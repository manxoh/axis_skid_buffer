==> flow/design.v <==
module pipe_skid_buffer #(
   parameter DWIDTH    =  8                                 
) 
(
   input  logic                clk             ,            
   input  logic                rstn            ,            
   input  logic [DWIDTH-1 : 0] i_data          ,            
   input  logic                i_valid         ,            
   output logic                o_ready         ,            
   output logic [DWIDTH-1 : 0] o_data          ,             
   output logic                o_valid         ,             
   input  logic                i_ready                       
) ;
localparam PIPE  = 1'b0 ;
localparam SKID  = 1'b1 ;
logic                state_rg                                  ;         
logic [DWIDTH-1 : 0] data_rg, sparebuff_rg                     ;         
logic                valid_rg, sparebuff_valid_rg, ready_rg    ;         
logic                ready                                     ;         
always @(posedge clk) begin
   if (!rstn) begin
      state_rg           <= PIPE ;
      data_rg            <= '0   ;     
      sparebuff_rg       <= '0   ;
      valid_rg           <= 1'b0 ;
      sparebuff_valid_rg <= 1'b0 ;
      ready_rg           <= 1'b0 ;
   end
   else begin
      case (state_rg)   
         PIPE : begin
            if (ready) begin
               data_rg            <= i_data  ;  
               valid_rg           <= i_valid ;
               ready_rg           <= 1'b1    ;               
            end
            else begin
               sparebuff_rg       <= i_data  ;
               sparebuff_valid_rg <= i_valid ;
               ready_rg           <= 1'b0    ;
               state_rg           <= SKID    ;
            end
         end
         SKID : begin
            if (ready) begin
               data_rg  <= sparebuff_rg       ;
               valid_rg <= sparebuff_valid_rg ;               
               ready_rg <= 1'b1               ;
               state_rg <= PIPE               ;               
            end
         end
      endcase
   end
end
assign ready   = i_ready || ~valid_rg ;
assign o_ready = ready_rg             ;
assign o_data  = data_rg              ;
assign o_valid = valid_rg             ;
endmodule
==> From RTL to reports: pipe_skid_buffer <==
What the tools print for pipe_skid_buffer, step after step.
Line numbers count from 1 in the design file above.
Operators carry their Yosys type and port widths (W data, S select, Z words).
Library cell names are shortened.
{ "inputs": {"design": "pipe_skid_buffer", "clock_port": "clk", "library": "sky130hd", "corner": "tt_025C_1v80"} }

==> Word-level counts <==
Source: Yosys, flattened and elaborated, memories not mapped. Widths are those after wreduce. Registers that Yosys merges into a memory's read port (data or address) are not register bits. Print and check cells do not count. Equal cells are merged and count once.
{ "word_totals": {"register_bits": 20, "in_bits": 12, "output_inout_bits": 10, "word_cells": 24} }
{ "classes": {"equal": 2, "n_mux": 10, "logic": 3, "reduce_logical": 3} }
{ "op_table": {"columns": ["cell", "n"], "rows": [
  ["$pmux W8 S2", 1],
  ["$mux W8", 2],
  ["$mux W1", 5],
  ["$reduce_and A2 Y1", 2],
  ["$pmux W1 S2", 2],
  ["$not A1 Y1", 3],
  ["$ne A2 B1 Y1 const B", 1],
  ["$ne A2 B2 Y1 const B", 1],
  ["$logic_or A1 B1 Y1", 1]
]} }

==> Longest topological paths <==
Longest topological path by Yosys (ltp), each cell counted once; first at word level (registers and memories cut), then after technology mapping (sequential cells cut; the memories' decode and read muxes count).
{ "logic_depth": {"word_depth": 4, "abc_area": 0, "mapped_depth": 4, "ltp_nobuf": 2} }

==> Mapped cells and area <==
Source: synth_stat.txt of the flow (Yosys; design flattened, memories mapped). It holds for the ABC_AREA given above (unset counts as 0); a run with the other value may have another netlist.
Totals and module areas in this step are rounded.
{ "synth_totals": {"cells": 88, "yosys_area_um2": 867, "seqArea_um2": 400, "flip_flops": 20, "n_buf": 8} }
{ "types": {"columns": ["cell", "n", "area_total_um2"], "rows": [
  ["dfxtp_1", 20, 400.384],
  ["mux2i_1", 18, 180.173],
  ["nand2_1", 19, 71.318],
  ["a211oi_1", 8, 60.058],
  ["nor3b_1", 8, 60.058],
  ["buf_6", 2, 22.522],
  ["buf_2", 4, 20.019],
  ["nor3b_2", 1, 12.512],
  ["buf_4", 1, 7.507],
  ["inv_1", 2, 7.507],
  ["a31oi_1", 1, 6.256],
  ["nand2b_1", 1, 6.256],
  ["a21oi_1", 1, 5.005],
  ["clkbuf_1", 1, 3.754],
  ["nor2_1", 1, 3.754]
]} }

==> Worst setup path after synthesis <==
Path of least setup slack by OpenSTA after synthesis, without wires, with an ideal clock, recovery checks aside; 20% of the period is set as input and as output delay. Where synthesis merged equal registers, the netlist keeps one of their names.
{ "synth_path": {"kind": "register to register", "start": "register valid_rg", "end": "register sparebuff_rg[0]", "clock_period_ns": 1.32, "setup_ns": 0.072, "t_first_pin_ns": 0.000, "t_arrival_ns": 1.023, "required_ns": 1.248, "path_slack_ns": 0.226, "delay_ns": 1.095, "path_stages": 5, "path_buffers": 2, "period_less_setup_slack_ns": 1.094} }
"delay_ns" = arrival - input delay + setup time.
"path_stages" counts driving pins, that of a launching flip-flop among them; a cell with two outputs on the path counts twice.
"period_less_setup_slack_ns" is the clock period less the worst setup slack; recovery checks do not enter. This is arithmetic on one report: input and output delays are still those of the set period (20% each).
The rows between start and end are the longest chain of elaborated cells between them; the timing report does not say that the signal goes this way. Where chains are equally long, one stands for them.
A line is the first line of the expression or statement that the cell stems from. Yosys adds cells for indexed reads and writes and turns some case tables into memories.
At most two assigning lines are given for a register; there are more.
{ "synth_between": {"path_cell_list": "dfxtp_1 -> buf_4 -> nor3b_2 -> buf_6 -> mux2i_1", "elab_chain_cells": 4, "cells_between": 4, "lines_between": 1, "cone_classes": "logic: 2; reduce/logical: 2"} }
{ "synth_rtl": {"columns": ["element", "line", "source"], "rows": [
  ["start, declared", 18, "logic                valid_rg, sparebuff_valid_rg, ready_rg    ;"],
  ["start, assigned", 34, "valid_rg           <= i_valid ;"],
  ["start, assigned", 47, "valid_rg <= sparebuff_valid_rg ;"],
  ["$not A1 Y1", 55, "assign ready   = i_ready || ~valid_rg ;"],
  ["$logic_or A1 B1 Y1", 55, null],
  ["$not A1 Y1", null, null],
  ["$reduce_and A2 Y1", null, null],
  ["end, assigned", 24, "sparebuff_rg       <= '0   ;"],
  ["end, assigned", 38, "sparebuff_rg       <= i_data  ;"],
  ["end, declared", 17, "logic [DWIDTH-1 : 0] data_rg, sparebuff_rg                     ;"]
]} }

==> Path in the finished layout <==
From the final timing report of job 2: the path of least setup slack in the routed layout; clock arrival at registers is part of the times.
{ "layout_path": {"kind": "register to output", "start": "register data_rg[5]", "end": "output o_data[5]", "clock_period_ns": 1.39, "output_delay_ns": 0.28, "t_first_pin_ns": 0.29, "t_arrival_ns": 0.92, "required_ns": 1.11, "path_slack_ns": 0.19, "path_stages": 2, "path_buffers": 1} }
At most two assigning lines are given for a register; there are more.
{ "layout_between": {"path_cell_list": "dfxtp_1 -> dlygate4sd2_1", "elab_chain_cells": 0, "cells_between": 0, "lines_between": 0} }
{ "layout_rtl": {"columns": ["element", "line", "source"], "rows": [
  ["start, declared", 17, "logic [DWIDTH-1 : 0] data_rg, sparebuff_rg                     ;"],
  ["start, assigned", 33, "data_rg            <= i_data  ;"],
  ["start, assigned", 46, "data_rg  <= sparebuff_rg       ;"],
  ["end, declared", 10, "output logic [DWIDTH-1 : 0] o_data          ,"]
]} }

Appendix: measured runs

Measured results for pipe_skid_buffer: 2 stored runs of the Yosys and OpenROAD flow on sky130hd. The settings differ; the order carries no meaning. The constraints put input and output delay at 20% of the set period each and load the outputs with 0.01 pF.
By "reached clock period" is meant the clock period of the run minus its worst setup slack. This is arithmetic on one report: input and output delays are still those of the set period (20% each).
"allowed time less slack (worst setup path)" means the part of the period allowed to the worst setup path (the constraints hold back 20% at inputs and 20% at outputs) less its slack; where the path has registers, the arrival times of their clocks count too.
"overall power" is the tool's figure for a default switching activity; nothing was simulated.
Measured values are rounded.

==> job 1: settings <==
{ "period_ns": 0.822, "CORE_UTILIZATION": 59, "SETUP_SLACK_MARGIN": 0.13, "PLACE_DENSITY": 0.41, "ABC_AREA": 0, "CAP_MARGIN": 20, "CORE_MARGIN": 2, "SLEW_MARGIN": 20 }
==> job 1: results <==
incomplete, routing halted on DPL-0038

==> job 2: settings <==
{ "period_ns": 1.39, "SETUP_SLACK_MARGIN": -0.08, "CAP_MARGIN": 20, "CORE_MARGIN": 2, "CORE_UTILIZATION": 40, "SLEW_MARGIN": 20 }
==> job 2: results <==
reached clock period: 1.195 ns
setup slack of the worst path: 0.195 ns
mapped cell area after synthesis: 867 µm²
post-route setup TNS: 0.000 ns
post-route utilization: 0.592
worst hold slack in the final report: 0.463 ns
overall power: 1150 uW
allowed time less slack (worst setup path): 0.92 ns
type of the worst setup path: register to output
die size: 2560 µm²
